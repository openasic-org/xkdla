==> flow/design.v <==
module pe#(
    parameter FEATURE_WD                    = 8,
    parameter WEIGHT_WD                     = 8,
    parameter PE_OUTPUT_WD                  = 18
    )
    (
    input                                   clk             ,
    input                                   rstn            ,  
    input                                   clr_i           ,
    input   signed [FEATURE_WD        -1: 0]       pe_row_input    ,
    input   signed [WEIGHT_WD         -1: 0]       pe_row_weight   ,
    output  [PE_OUTPUT_WD      -1: 0]       pe_row_output   ,
    input   [1                  -1: 0]      pe_col_vld      ,
    input   [1                  -1: 0]      pe_row_vld      ,
    input   [1                  -1: 0]      pe_array_vld
);
reg      signed [PE_OUTPUT_WD                   -1: 0]      pe_out_r    ;
wire                                                        accum_ena_w ;
(*use_dsp = "yes"*)wire     signed [PE_OUTPUT_WD         : 0]      prod_w      ;
assign accum_ena_w                               = pe_col_vld & pe_row_vld & pe_array_vld;
assign prod_w                    =  pe_row_input * pe_row_weight + pe_out_r;
always @(posedge clk or negedge rstn) begin
    if(!rstn)   begin
            pe_out_r    <=  'd0               ;
    end
    else begin
        if(clr_i)
            pe_out_r    <=  'd0               ;
        else if(accum_ena_w)
            pe_out_r    <=  prod_w;
    end
end
assign pe_row_output = pe_out_r;
endmodule
module pe2#(
    parameter FEATURE_WD                    = 8,
    parameter WEIGHT_WD                     = 8,
    parameter PE_OUTPUT_WD                  = 18
    )(
    input                                       clk             ,
    input                                       rstn            ,  
    input                                       clr_i           ,
    input   [2 * FEATURE_WD        -1: 0]       pe_row_input    ,
    input   [WEIGHT_WD             -1: 0]       pe_row_weight   ,
    output  [2 * PE_OUTPUT_WD      -1: 0]       pe_row_output   ,
    input   [2                     -1: 0]       pe_col_vld      ,
    input   [1                     -1: 0]       pe_row_vld      ,
    input   [1                     -1: 0]       pe_array_vld
);
pe #(
    .FEATURE_WD                         (FEATURE_WD                                 ),
    .WEIGHT_WD                          (WEIGHT_WD                                  ),
    .PE_OUTPUT_WD                       (PE_OUTPUT_WD                               )
)pe_0(                      
    .clk                                (clk                                        ),
    .rstn                               (rstn                                       ),
    .clr_i                              (clr_i                                      ),
    .pe_row_input                       (pe_row_input[0 +: FEATURE_WD]              ),
    .pe_row_weight                      (pe_row_weight                              ),
    .pe_row_output                      (pe_row_output[0 +: PE_OUTPUT_WD]           ),
    .pe_col_vld                         (pe_col_vld[0]                              ),
    .pe_row_vld                         (pe_row_vld                                 ),
    .pe_array_vld                       (pe_array_vld                               )
);
pe #(
    .FEATURE_WD                         (FEATURE_WD                                 ),
    .WEIGHT_WD                          (WEIGHT_WD                                  ),
    .PE_OUTPUT_WD                       (PE_OUTPUT_WD                               )
)pe_1(                      
    .clk                                (clk                                        ),
    .rstn                               (rstn                                       ),
    .clr_i                              (clr_i                                      ),
    .pe_row_input                       (pe_row_input[FEATURE_WD +: FEATURE_WD]     ),
    .pe_row_weight                      (pe_row_weight                              ),
    .pe_row_output                      (pe_row_output[PE_OUTPUT_WD +: PE_OUTPUT_WD]),
    .pe_col_vld                         (pe_col_vld[1]                              ),
    .pe_row_vld                         (pe_row_vld                                 ),
    .pe_array_vld                       (pe_array_vld                               )
);
endmodule
==> Tool chain data of pe2 <==
The steps from the RTL of pe2 to its reports follow in flow order.
Lines are those of the file above, counted from 1.
Operators carry their Yosys type and port widths (W data, S select, Z words).
Cell names lack the library's common part.
{ "design": {"top_module": "pe2", "clock": "clk", "cell_library": "sky130hd", "lib_corner": "tt_025C_1v80"} }

==> Elaborated design <==
Source: Yosys, flattened and elaborated, memories not mapped. Widths are those after wreduce. Registers that Yosys merges into a memory's read port (data or address) are not register bits. Print and check cells do not count. Equal cells are merged and count once.
{ "op_classes": {"mul": 2, "logic": 4, "add_sub_neg": 2, "muxes": 4, "reduce_and_logical": 2} }
{ "ops": {"columns": ["cell", "n"], "rows": [
  ["$mul A8 B8 Y16", 2],
  ["$mux W18", 4],
  ["$add A18 B18 Y18", 2],
  ["$and A1 B1 Y1", 4],
  ["$reduce_bool A2 Y1", 2]
]} }
{ "word_totals": {"regBits": 36, "in_bits": 31, "wordCells": 16} }

==> Depth <==
Yosys ltp: most cells in a row. Word level: on the elaborated netlist, between registers, memories and ports. Mapped: between sequential cells and ports; inverters and the memories' decode and read muxes count.
{ "logic_depth": {"word_depth": 4, "abc_area": 0, "mapped_depth": 27} }

==> Mapped cells and area <==
The flow's flattened synthesis, as Yosys stat reports it; memories are mapped. The netlist is that of the ABC_AREA named above (0 if unset); the other value can give another one.
The area totals of this step are shown rounded.
{ "types": {"columns": ["cell", "n", "area_total_um2"], "rows": [
  ["fa_1", 112, 2242.15],
  ["ha_1", 92, 1.15E+03],
  ["dfrtp_1", 36, 900.864],
  ["inv_1", 186, 698.17],
  ["and2_1", 84, 525.504],
  ["nand2_1", 99, 371.606],
  ["xnor2_1", 38, 332.819],
  ["a21oi_1", 51, 255.245],
  ["nor2_1", 41, 153.898],
  ["o21ai_0", 18, 90.086],
  ["xor2_1", 10, 87.584],
  ["nor3_1", 17, 85.082],
  ["nand3_1", 16, 80.077],
  ["a211oi_1", 10, 75.072],
  ["clkbuf_1", 20, 75.072],
  ["or3_1", 11, 68.816],
  ["a21o_1", 8, 60.058],
  ["nand3b_1", 8, 60.058]
]} }
Other cell types: 32; their cells: 91.
{ "synth_totals": {"synth_area_um2": 8000, "cells": 948, "ffs": 36, "buf_cells": 21, "sequential_area_um2": 900} }
The figures by module come from a second, unflattened synthesis with its own total; it is not the netlist above.
{ "hier_totals": {"hier_cells": 784, "area_unflattened_um2": 7800} }
Rows give one instance, submodules left out.
{ "modules": {"columns": ["mod", "mod_area_um2", "n_cells", "n_inst", "seq_area_um2"], "rows": [
  ["pe", 3900, 392, 2, 450],
  ["pe2", 0.0, 0, 1, 0.0]
]} }

==> Timing after synthesis <==
Source: OpenSTA report_checks on the synthesized netlist (no wires, ideal clock, input and output delay 20% of the period each), path of least setup slack; recovery checks are left aside. Register names are those of the netlist, which keeps one name where synthesis merged equal registers.
{ "synth_timing": {"path_kind": "input to register", "from": "input pe_row_weight[2]", "to": "register pe_1.pe_out_r[17]", "tclk_ps": 6300, "path_buffers": 1, "input_delay_ps": 1260, "path_delay_ps": 5417, "path_slack_ps": -376, "t_arrival_ps": 6587, "stages": 26, "period_less_setup_slack_ps": 6676} }
"path_delay_ps" is the arrival time less input delay plus setup time.
"stages" counts driving pins, that of a launching flip-flop among them; a cell with two outputs on the path counts twice.
"period_less_setup_slack_ps" is the clock period less the worst setup slack; recovery checks do not enter. This is arithmetic on one report: input and output delays are still those of the set period (20% each).
Between the ends stands the longest chain of elaborated cells between them, by number of cells; it is not shown to be the way that was timed. Of several equally long chains one is given.
Each line given opens the expression or statement behind the cell; cells for indexed reads and writes are added by Yosys, which also makes memories of some case tables.
A register here has more assigning lines than the two given.
{ "synth_via": {"cell_sequence": "clkbuf_1 and2_1 fa_1 inv_1 fa_1 inv_1 fa_1 inv_1 fa_1 inv_1 ha_1 a21oi_1 o21bai_1 a21oi_1 o21bai_1 a21oi_1 xnor2_1 ha_1 a21o_1 a31o_2 nor3_1 a311oi_1 o21a_1 o21a_1 mux4_2 o2111ai_1", "elab_chain_cells": 4, "cone_cells": 4} }
{ "synth_rtl": {"columns": ["item", "line_no", "source"], "rows": [
  ["from (decl)", 44, "input   [WEIGHT_WD             -1: 0]       pe_row_weight   ,"],
  ["$mul A8 B8 Y16", 21, "assign prod_w                    =  pe_row_input * pe_row_weight + pe_out_r;"],
  ["$add A18 B18 Y18", 21, null],
  ["$mux W18", 29, "else if(accum_ena_w)"],
  ["$mux W18", 27, "if(clr_i)"],
  ["to (assign)", 28, "pe_out_r    <=  'd0               ;"],
  ["to (assign)", 30, "pe_out_r    <=  prod_w;"],
  ["to (decl)", 17, "reg      signed [PE_OUTPUT_WD                   -1: 0]      pe_out_r    ;"]
]} }

==> Worst path after layout <==
Path of least setup slack in the final report of record 1 (OpenROAD, finished layout, wires in). Where an end is a register, its clock arrival counts in the times.
The report prints the path's times to 10 ps; the period is as set.
{ "layout_timing": {"path_kind": "input to register", "from": "input pe_row_weight[2]", "to": "register pe_1.pe_out_r[17]", "stages": 26, "t_arrival_ps": 8950, "path_buffers": 1, "input_delay_ps": 2600, "tclk_ps": 13000, "path_slack_ps": 4240} }
Between the ends stands the longest chain of elaborated cells between them, by number of cells; it is not shown to be the way that was timed. Of several equally long chains one is given.
A register here has more assigning lines than the two given.
{ "layout_via": {"cell_sequence": "clkdlybuf4s50_1 and2_1 fa_1 inv_1 fa_1 inv_1 fa_1 inv_1 fa_1 inv_1 ha_1 a21oi_1 o21bai_1 a21oi_1 o21bai_1 a21oi_1 xnor2_1 ha_1 a21o_1 a31o_2 nor3_1 a311oi_1 o21a_1 o21a_1 mux4_2 o2111ai_1", "elab_chain_cells": 4, "cone_cells": 4} }
{ "layout_rtl": {"columns": ["item", "line_no", "source"], "rows": [
  ["from (decl)", 44, "input   [WEIGHT_WD             -1: 0]       pe_row_weight   ,"],
  ["$mul A8 B8 Y16", 21, "assign prod_w                    =  pe_row_input * pe_row_weight + pe_out_r;"],
  ["$add A18 B18 Y18", 21, null],
  ["$mux W18", 29, "else if(accum_ena_w)"],
  ["$mux W18", 27, "if(clr_i)"],
  ["to (assign)", 28, "pe_out_r    <=  'd0               ;"],
  ["to (assign)", 30, "pe_out_r    <=  prod_w;"],
  ["to (decl)", 17, "reg      signed [PE_OUTPUT_WD                   -1: 0]      pe_out_r    ;"]
]} }

Wiki page: pe2 / flow data

Below are 2 stored runs of the flow (Yosys, OpenROAD; platform sky130hd) on pe2, each with its settings and what was measured, unordered. Constraints: input delay and output delay 20% of the set period each, output load 0.01 pF.
"worst_path_time_ps" is the time allowed to the run's worst setup path (the clock period less input and output delay, where it has them) less its slack. Clock arrival times count: a late capture clock shortens it, a late launch clock lengthens it.
"worst_path_time_ps" is known to 10 ps.
The results are shown rounded.
[
  {
    "run": "record 1",
    "settings": { "period_ns": 13.0, "CAP_MARGIN": 20, "CORE_MARGIN": 2, "CORE_UTILIZATION": 40, "SLEW_MARGIN": 20 },
    "results": { "utilization_pct": 47, "worst_path_time_ps": 6160, "worst_path_kind": "input to register", "timing.setup.tns_ps": 0, "total_die_area_um2": 21000, "cell_area_final_um2": 9100, "synthArea_um2": 8000, "ws_hold_ps": 550, "ws_setup_ps": 4200 }
  },
  {
    "run": "record 2",
    "settings": { "period_ns": 7.25, "CORE_UTILIZATION": 41, "SETUP_SLACK_MARGIN": 0.75, "PLACE_DENSITY_LB_ADDON": 0.08, "CORE_MARGIN": 3, "CELL_PAD_IN_SITES_GLOBAL_PLACEMENT": 2, "CELL_PAD_IN_SITES_DETAIL_PLACEMENT": 2, "GPL_TIMING_DRIVEN": 1, "GPL_ROUTABILITY_DRIVEN": 1, "CTS_CLUSTER_SIZE": 78, "SLEW_MARGIN": 10, "MIN_ROUTING_LAYER": "met2", "MAX_ROUTING_LAYER": "met4", "CAP_MARGIN": 20 },
    "outcome": "incomplete, clock tree synthesis halted on DPL-0033"
  }
]
